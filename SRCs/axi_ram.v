==> flow/design.v <==
`timescale 1ns / 1ps
module axi_ram (
    input aclk,
    input aresetn,
    input [7:0] axi_awaddr,
    input axi_awvalid,
    output reg axi_awready,
    input [31:0] axi_wdata,
    input axi_wvalid,
    output reg axi_wready,
    output reg [31:0] axi_rdata,
    input axi_arvalid,
    input [7:0] axi_araddr,
    output reg axi_arready,
    output reg axi_rvalid
);
    reg [7:0] mem [0:287];  
    reg [7:0] bin_count [0:7];
    integer i;
    always @(posedge aclk or negedge aresetn) begin
        if (!aresetn) begin
            for (i = 0; i < 8; i = i + 1) 
                bin_count[i] <= 0;
            axi_awready <= 1;
            axi_wready <= 1;
            axi_arready <= 1;
            axi_rvalid <= 0;
        end else begin
            if (axi_awvalid && axi_awready) begin
                axi_awready <= 0;
                if (axi_wvalid && axi_wready) begin
                    axi_wready <= 0;
                    if (axi_awaddr < 8'h20) begin
                        bin_count[axi_awaddr[4:2]] <= axi_wdata[7:0];
                    end else if (axi_awaddr < 8'h120) begin
                        mem[axi_awaddr - 8'h20] <= axi_wdata[7:0];
                    end
                end
            end else begin
                axi_awready <= 1;
                axi_wready <= 1;
            end
            if (axi_arvalid && axi_arready) begin
                axi_arready <= 0;
                if (axi_araddr < 8'h20) begin
                    axi_rdata <= {24'b0, bin_count[axi_araddr[4:2]]};
                end else if (axi_araddr < 8'h120) begin
                    axi_rdata <= {24'b0, mem[axi_araddr - 8'h20]};
                end
                axi_rvalid <= 1;
            end else begin
                axi_arready <= 1;
                axi_rvalid <= 0;
            end
        end
    end
endmodule
---- Reports on axi_ram ----
What the tools print for axi_ram, step after step.
Line numbers count from 1 in the design file above.
Operators carry their Yosys type and port widths (W data, S select, Z words).
Cell names lack the library's common part.
The mark -- stands for no value.
inputs
  top ..................................... axi_ram
  clock ................................... aclk
  library ................................. sky130hd
  timing corner ........................... tt_025C_1v80

---- Word-level counts ----
Yosys after proc, flatten, opt, wreduce and memory -nomap, before mapping. Print and check cells are not counted. Equal cells are merged and count once.
cells by class
  $lt $le $gt $ge ......................... 2
  eq/ne operators ......................... 15
  muxes and demuxes ....................... 7
  reduce/logical cells .................... 14
operator list
  cell                  count
  $pmux W8 S8           1
  $reduce_and A4 Y1     8
  $eq A3 B3 Y1 const B  8
  $lt A8 B6 Y1 const B  2
  $eq A3 B2 Y1 const B  4
  $mux W8               1
  $eq A3 B1 Y1 const B  2
  $logic_not A3 Y1      2
  $mux W1               5
  $logic_and A1 B1 Y1   3
  $reduce_and A3 Y1     1
  $ne A2 B1 Y1 const B  1
storage and ports
  register bits after elaboration ......... 76
  input port bits ......................... 53
  output and inout bits ................... 36
  word-level cells ........................ 51

---- Depth ----
Yosys ltp: most cells in a row. Word level: on the elaborated netlist, between registers, memories and ports. Mapped: between sequential cells and ports; inverters and the memories' decode and read muxes count.
depth
  word-level depth ........................ 3
  ABC_AREA ................................ 0
  depth in mapped cells ................... 5
  depth with buffers taken out ............ 4

---- Synthesis result ----
Yosys stat after the flow's synthesis: flattened, memories mapped to cells. It holds for the ABC_AREA given above (unset counts as 0); a run with the other value may have another netlist.
synthesis totals
  cells in the netlist .................... 261
  chip area (Yosys) ....................... 0.0035859 mm²
  sequential part of the area ............. 0.0019456 mm²
  mapped flip-flops ....................... 76
  buffer cells ............................ 33
cell types
  type      count  area in all (µm²)
  dfrtp_1   65     1626.56
  mux2_2    65     731.952
  edfxtp_1  8      240.23
  mux2i_1   20     200.192
  buf_4     24     180.173
  dfstp_2   3      78.826
  a211oi_1  7      52.55
  o22a_1    6      52.55
  nor3b_1   6      45.043
  o22ai_1   6      37.536
  nor3_4    2      32.531
  nand3_2   3      30.029
  mux4_2    1      22.522
  and4b_1   2      20.019
  inv_1     5      18.768
  nand2b_1  3      18.768
  clkbuf_1  4      15.014
  nand3_1   3      15.014
Other cell types: 18; their cells: 28.

---- Path before layout ----
OpenSTA on the mapped netlist: ideal clock, no wires. The path of least setup slack (recovery checks aside). Input and output delay are each 20% of the period. Register names are those of the netlist, which keeps one name where synthesis merged equal registers.
timing path after synthesis
  path type ............................... flip-flop to flip-flop
  from .................................... register axi_arready
  to ...................................... register axi_rdata[0]
  clock period ............................ 1790 ps
  library setup time ...................... 395 ps
  launch time at the first pin ............ 0 ps
  arrival time ............................ 1500 ps
  required time ........................... 1395 ps
  slack ................................... -105 ps
  path delay .............................. 1895 ps
  stages .................................. 3
  buffers on the path ..................... 0
  synthesis period reached ................ 1895 ps
"path delay" = arrival - input delay + setup time.
"stages" counts driving pins, that of a launching flip-flop among them; a cell with two outputs on the path counts twice.
"synthesis period reached" = period - worst setup slack (recovery checks aside). The figure is calculated, with input and output delays left at 20% of the set period.
Between the ends stands the longest chain of elaborated cells between them, by number of cells; it is not shown to be the way that was timed. Of several equally long chains one is given.
Each line given opens the expression or statement behind the cell; cells for indexed reads and writes are added by Yosys, which also makes memories of some case tables.
At most two assigning lines are given for a register; there are more.
between the ends, after synthesis
  cells stage by stage .................... dfstp_2 nand2_1 nor4_1
  cells in the longest elaborated chain ... 2
  elaborated cells on any way between the ends .. 2
  source lines of those cells ............. 1
  those cells by class .................... reduce/logical: 2
RTL lines, path after synthesis
  what                 RTL line  text
  start, declared      14        output reg axi_arready,
  start, assigned      26        axi_arready <= 1;
  start, assigned      44        axi_arready <= 0;
  $logic_and A1 B1 Y1  43        if (axi_arvalid && axi_arready) begin
  $reduce_and A3 Y1    --
  end, assigned        46        axi_rdata <= {24'b0, bin_count[axi_araddr[4:2]]};
  end, assigned        48        axi_rdata <= {24'b0, mem[axi_araddr - 8'h20]};
  end, declared        11        output reg [31:0] axi_rdata,

---- Timing after layout ----
From the final timing report of job 1: the path of least setup slack in the routed layout; clock arrival at registers is part of the times.
The report prints the path's times to 10 ps; the period is as set.
timing path after layout
  path type ............................... input port to flip-flop
  from .................................... input axi_awaddr[7]
  to ...................................... register bin_count[5][3]
  clock period ............................ 3540 ps
  external input delay .................... 710 ps
  library setup time ...................... 110 ps
  launch time at the first pin ............ 710 ps
  arrival time ............................ 2740 ps
  required time ........................... 3760 ps
  slack ................................... 1020 ps
  stages .................................. 4
  buffers on the path ..................... 1
Between the ends stands the longest chain of elaborated cells between them, by number of cells; it is not shown to be the way that was timed. Of several equally long chains one is given.
Where a signal picks the word or bit written, the line may be left out of the assigning lines.
between the ends, after layout
  cells stage by stage .................... clkdlybuf4s50_1 or4_1 nor3_4 mux2_2
  cells in the longest elaborated chain ... 2
  elaborated cells on any way between the ends .. 2
  those cells by class .................... compare: 1; reduce/logical: 1
RTL lines, path after layout
  what               RTL line  text
  start, declared    5         input [7:0] axi_awaddr,
  $lt A8 B6 Y1       33        if (axi_awaddr < 8'h20) begin
  $reduce_and A4 Y1  --
  end, assigned      23        bin_count[i] <= 0;
  end, declared      18        reg [7:0] bin_count [0:7];

--- measured runs ---
Flow measurements of axi_ram on sky130hd: 2 stored runs with different settings, listed in no order. Input and output delays are each 20% of the period that was set; the output load is 0.01 pF.
"period achieved" = clock period - worst setup slack. The figure is calculated, with input and output delays left at 20% of the set period.
"critical path time": the worst setup path's part of the clock period (all of it between registers, 20% less for each end at a port) less its slack. A launch clock that arrives late makes it longer, a capture clock that arrives late makes it shorter.
"critical path time" is given in steps of 10 ps.

======== job 1 ========
==> flow/run.sh <==
#!/bin/bash
# the make line also repeats the synthesis and layout settings of config.mk as NAME=value (left out here)
make -C /OpenROAD-flow-scripts/flow DESIGN_CONFIG=/design/flow/config.mk WORK_HOME=/design/flow/orfs CLKGATE_MAP_FILE= finish
==> flow/config.mk <==
export PLATFORM = sky130hd
export DESIGN_NAME = axi_ram
export DESIGN_NICKNAME = axi_ram
export VERILOG_FILES = /design/flow/design.v
export SDC_FILE = /design/flow/constraint.sdc
export NUM_CORES = 4
export LEC_CHECK = 0
export CAP_MARGIN = 20
export CELL_PAD_IN_SITES_DETAIL_PLACEMENT = 1
export CELL_PAD_IN_SITES_GLOBAL_PLACEMENT = 3
export CORE_ASPECT_RATIO = 1.53
export CORE_MARGIN = 2
export CORE_UTILIZATION = 32
export CTS_CLUSTER_SIZE = 72
export MAX_ROUTING_LAYER = met4
export PLACE_DENSITY_LB_ADDON = 0.02
export SETUP_SLACK_MARGIN = 0.04
export SLEW_MARGIN = 20
export TNS_END_PERCENT = 45
==> flow/constraint.sdc <==
create_clock -name core_clock -period 3.54 [get_ports {aclk}]
set_input_delay 0.7080 -clock core_clock [delete_from_list [all_inputs] [get_ports {aclk}]]
set_output_delay 0.7080 -clock core_clock [all_outputs]
set_load 0.01 [all_outputs]

-------- measured, job 1 --------
  critical path time ...................... 1810 ps
  worst path kind ......................... input port to flip-flop
  standard-cell area of the final layout .. 0.0043166 mm²
  setup TNS ............................... 0 ps
  area of the die ......................... 0.0120879 mm²
  smallest setup slack .................... 1022 ps
  period achieved ......................... 2518 ps
  netlist area reported by Yosys .......... 0.0035859 mm²

======== job 2 ========
==> flow/run.sh <==
#!/bin/bash
# the make line also repeats the synthesis and layout settings of config.mk as NAME=value (left out here)
make -C /OpenROAD-flow-scripts/flow DESIGN_CONFIG=/design/flow/config.mk WORK_HOME=/design/flow/orfs CLKGATE_MAP_FILE= finish
==> flow/config.mk <==
export PLATFORM = sky130hd
export DESIGN_NAME = axi_ram
export DESIGN_NICKNAME = axi_ram
export VERILOG_FILES = /design/flow/design.v
export SDC_FILE = /design/flow/constraint.sdc
export NUM_CORES = 4
export LEC_CHECK = 0
export CAP_MARGIN = 20
export CELL_PAD_IN_SITES_GLOBAL_PLACEMENT = 2
export CORE_MARGIN = 2
export CORE_UTILIZATION = 59
export CTS_CLUSTER_DIAMETER = 294
export GPL_TIMING_DRIVEN = 1
export PLACE_DENSITY_LB_ADDON = 0.06
export SLEW_MARGIN = 20
export TNS_END_PERCENT = 95
==> flow/constraint.sdc <==
create_clock -name core_clock -period 2.96 [get_ports {aclk}]
set_input_delay 0.5920 -clock core_clock [delete_from_list [all_inputs] [get_ports {aclk}]]
set_output_delay 0.5920 -clock core_clock [all_outputs]
set_load 0.01 [all_outputs]

-------- job 2 --------
  no results, placement failed with FLW-0024
--- end ---
